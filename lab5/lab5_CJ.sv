==> flow/design.v <==
module lab5_CJ(input logic reset,
					input logic clk,
					input logic [6:0] key,
					output logic sout);
        logic [31:0] q6, q5, q4, q3, q2, q1, q0;
        logic y;
		always_ff @(posedge clk)
            if (reset)     q6 <= 0;
            else           q6 <= q6 + 25228; 
		always_ff @(posedge clk)
            if (reset)     q5 <= 0;
            else           q5 <= q5 + 29996; 
		always_ff @(posedge clk)
            if (reset)     q4 <= 0;
            else           q4 <= q4 + 42426; 
		always_ff @(posedge clk)
            if (reset)     q3 <= 0;
            else           q3 <= q3 + 22471;
        always_ff @(posedge clk)
            if (reset)     q2 <= 0;
            else           q2 <= q2 + 28312;
        always_ff @(posedge clk)
            if (reset)     q1 <= 0;
            else           q1 <= q1 + 33673;
        always_ff @(posedge clk)
            if (reset)     q0 <= 0;
            else           q0 <= q0 + 37796;
        assign y = (~key[6] ? q6 : (~key[5] ? q5[31] : (~key[4] ? q4[31] : (~key[3] ? q3[31]: (~key[2] ? q2[31] : (~key[1] ? q1[31] : (~key[0] ? q0[31]: 0)))))));
        assign sout = y;  
endmodule
== Tool chain data of lab5_CJ ==
Tool output for the design above, in the order of the flow.
Line numbers count from 1 in the design file above.
A cell with n/a has no value.
Inputs
  top: lab5_CJ
  clock input: clk
  library: sky130hd
  library corner: tt_025C_1v80

== Word level ==
Yosys after proc, flatten, opt, wreduce and memory -nomap, before mapping. Enables and synchronous resets that opt folds into registers are not counted as muxes. Memory bits, and registers merged into a memory's read port (data or address), are not among the register bits. Print and check cells are not counted. Equal cells are merged and count once.
Word-level totals
  register bits: 224
  input bits: 9
  output and inout bits: 1
  elaborated cells: 21
Cells by class
  $add $sub $neg: 7
  mux-type cells: 7
Operator list (number)
  32-bit by 15-bit adder with 32-bit output (second input constant): 4
  32-bit by 16-bit adder with 32-bit output (second input constant): 3
  1-bit two-way mux: 7

== Logic depth ==
Longest topological path by Yosys (ltp), each cell counted once; first at word level (registers and memories cut), then after technology mapping (sequential cells cut; the memories' decode and read muxes count).
Depth
  depth in word-level cells: 7
  ABC_AREA: 0
  mapped depth: 8
  mapped depth without buffers: 7

== Synthesis result ==
Yosys stat after the flow's synthesis: flattened, memories mapped to cells. It holds for the ABC_AREA given above (unset counts as 0); a run with the other value may have another netlist.
The area totals of this step are shown rounded.
Cells by type
  sky130_fd_sc_hd__dfxtp_1: number 184, total area 3.68E+03 µm²
  sky130_fd_sc_hd__nor2_1: number 127, total area 476.707 µm²
  sky130_fd_sc_hd__a21oi_1: number 82, total area 410.394 µm²
  sky130_fd_sc_hd__xnor2_1: number 43, total area 376.611 µm²
  sky130_fd_sc_hd__xor2_1: number 37, total area 324.061 µm²
  sky130_fd_sc_hd__or3_1: number 38, total area 237.728 µm²
  sky130_fd_sc_hd__o21ai_0: number 43, total area 215.206 µm²
  sky130_fd_sc_hd__nand2_1: number 55, total area 206.448 µm²
  sky130_fd_sc_hd__nand3_1: number 34, total area 170.163 µm²
  sky130_fd_sc_hd__o31ai_1: number 21, total area 157.651 µm²
  sky130_fd_sc_hd__or4_1: number 18, total area 135.13 µm²
  sky130_fd_sc_hd__nand4_1: number 21, total area 131.376 µm²
  sky130_fd_sc_hd__mux2_1: number 11, total area 123.869 µm²
  sky130_fd_sc_hd__nor3_1: number 24, total area 120.115 µm²
  sky130_fd_sc_hd__nor2b_1: number 19, total area 118.864 µm²
  sky130_fd_sc_hd__and4_1: number 12, total area 105.101 µm²
  sky130_fd_sc_hd__clkbuf_1: number 26, total area 97.594 µm²
  sky130_fd_sc_hd__inv_1: number 24, total area 90.086 µm²
Other cell types: 41; their cells: 135.
Mapped netlist
  cell count: 954
  mapped area: 8217 µm²
  sequential part of the area: 3684 µm²
  flip-flop cells: 184
  buffers: 32

== Timing after synthesis ==
Source: OpenSTA report_checks on the synthesized netlist (no wires, ideal clock, input and output delay 20% of the period each), path of least setup slack; recovery checks are left aside. Register names are those of the netlist, which keeps one name where synthesis merged equal registers.
Timing after synthesis
  kind: register -> register
  from: register q4[1]
  to: register q4[17]
  clock period: 2.32 ns
  library setup time: 0.123 ns
  time at the first pin: 0.000 ns
  arrival time: 2.052 ns
  data required time: 2.197 ns
  setup slack: 0.145 ns
  delay of the path: 2.175 ns
  driving pins on the path: 7
  buffers on the path: 0
  synthesis period reached: 2.175 ns
"delay of the path" = arrival - input delay + setup time.
"driving pins on the path" counts driving pins, that of a launching flip-flop among them; a cell with two outputs on the path counts twice.
"synthesis period reached" = period - worst setup slack (recovery checks aside). The figure is calculated, with input and output delays left at 20% of the set period.
Between the ends stands the longest chain of elaborated cells between them, by number of cells; it is not shown to be the way that was timed. Of several equally long chains one is given.
A line is the first line of the expression or statement that the cell stems from. Yosys adds cells for indexed reads and writes and turns some case tables into memories.
Between the ends, after synthesis
  cell sequence: sky130_fd_sc_hd__dfxtp_1 > sky130_fd_sc_hd__ha_1 > sky130_fd_sc_hd__or4_4 > sky130_fd_sc_hd__a311o_1 > sky130_fd_sc_hd__and2_1 > sky130_fd_sc_hd__o221ai_1 > sky130_fd_sc_hd__mux2_1
  cells in the longest elaborated chain: 1
  elaborated cells between the ends (all ways): 1
  source lines of those cells: 1
  those cells by class: 1 x add/sub
RTL lines, path after synthesis
  start: declaration: RTL line 5  | logic [31:0] q6, q5, q4, q3, q2, q1, q0;
  start: assignment: RTL line 14  | if (reset)     q4 <= 0;
  start: assignment: RTL line 15  | else           q4 <= q4 + 42426;
  32-bit by 16-bit adder with 32-bit output: RTL line 15
  end: assignment: RTL line 14
  end: assignment: RTL line 15
  end: declaration: RTL line 5

== Timing after layout ==
Path of least setup slack in the final report of record 1 (OpenROAD, finished layout, wires in). Where an end is a register, its clock arrival counts in the times.
Timing after layout
  kind: register -> register
  from: register q4[2]
  to: register q4[17]
  clock period: 1.78 ns
  library setup time: 0.11 ns
  time at the first pin: 0.43 ns
  arrival time: 2.32 ns
  data required time: 2.10 ns
  setup slack: -0.22 ns
  driving pins on the path: 7
  buffers on the path: 0
Between the ends stands the longest chain of elaborated cells between them, by number of cells; it is not shown to be the way that was timed. Of several equally long chains one is given.
Between the ends, after layout
  cell sequence: sky130_fd_sc_hd__dfxtp_2 > sky130_fd_sc_hd__ha_4 > sky130_fd_sc_hd__or4_4 > sky130_fd_sc_hd__a311o_1 > sky130_fd_sc_hd__and2_4 > sky130_fd_sc_hd__o221ai_2 > sky130_fd_sc_hd__mux2_4
  cells in the longest elaborated chain: 1
  elaborated cells between the ends (all ways): 1
  source lines of those cells: 1
  those cells by class: 1 x add/sub
RTL lines, path after layout
  start: declaration: RTL line 5  | logic [31:0] q6, q5, q4, q3, q2, q1, q0;
  start: assignment: RTL line 14  | if (reset)     q4 <= 0;
  start: assignment: RTL line 15  | else           q4 <= q4 + 42426;
  32-bit by 16-bit adder with 32-bit output: RTL line 15
  end: assignment: RTL line 14
  end: assignment: RTL line 15
  end: declaration: RTL line 5

FLOW RESULTS
============

Stored flow runs of lab5_CJ (2 of them; Yosys, OpenROAD, sky130hd). They differ in their settings and are not a sequence. Constraints: input delay and output delay 20% of the set period each, output load 0.01 pF.
"period reached" is the run's clock period less its worst setup slack. It is reckoned from that one timing run; input and output delays stay at 20% of the period that was set.
"critical path time" = time allowed to the worst setup path (clock period - input delay - output delay, where it has them) - its slack; a late launch clock adds to it, a late capture clock takes from it.
By "power" is meant OpenSTA's value without simulated activity: inputs other than the clock are taken to toggle once in ten clock periods, and the tool carries that through the logic.
The measured numbers are rounded.

==> record 1: settings <==
{ "period_ns": 1.78, "CORE_UTILIZATION": 49, "SETUP_SLACK_MARGIN": -0.11, "PLACE_DENSITY": 0.59, "CORE_ASPECT_RATIO": 1.76, "TNS_END_PERCENT": 35, "ABC_AREA": 0, "CAP_MARGIN": 20, "CORE_MARGIN": 2, "SLEW_MARGIN": 20 }
==> record 1: results <==
smallest hold slack: 0.309 ns
period reached: 2.004 ns
synthesis area: 8217 µm²
power: 0.01092 W
final design utilization: 0.621
standard-cell area after layout: 10170 µm²
summed negative setup slack: -2.726 ns
critical path time: 2.00 ns
critical path kind: register -> register
die area: 17860 µm²
smallest setup slack: -0.224 ns

==> record 2: settings <==
{ "period_ns": 2.54, "CORE_UTILIZATION": 53, "CAP_MARGIN": 20, "CORE_MARGIN": 2, "SLEW_MARGIN": 20 }
==> record 2: results <==
smallest setup slack: 0.173 ns
period reached: 2.367 ns
final design utilization: 0.603
smallest hold slack: 0.434 ns
critical path time: 1.35 ns
critical path kind: input -> output
summed negative setup slack: 0.000 ns
standard-cell area after layout: 9171 µm²
synthesis area: 8217 µm²
die area: 16510 µm²
power: 0.007353 W
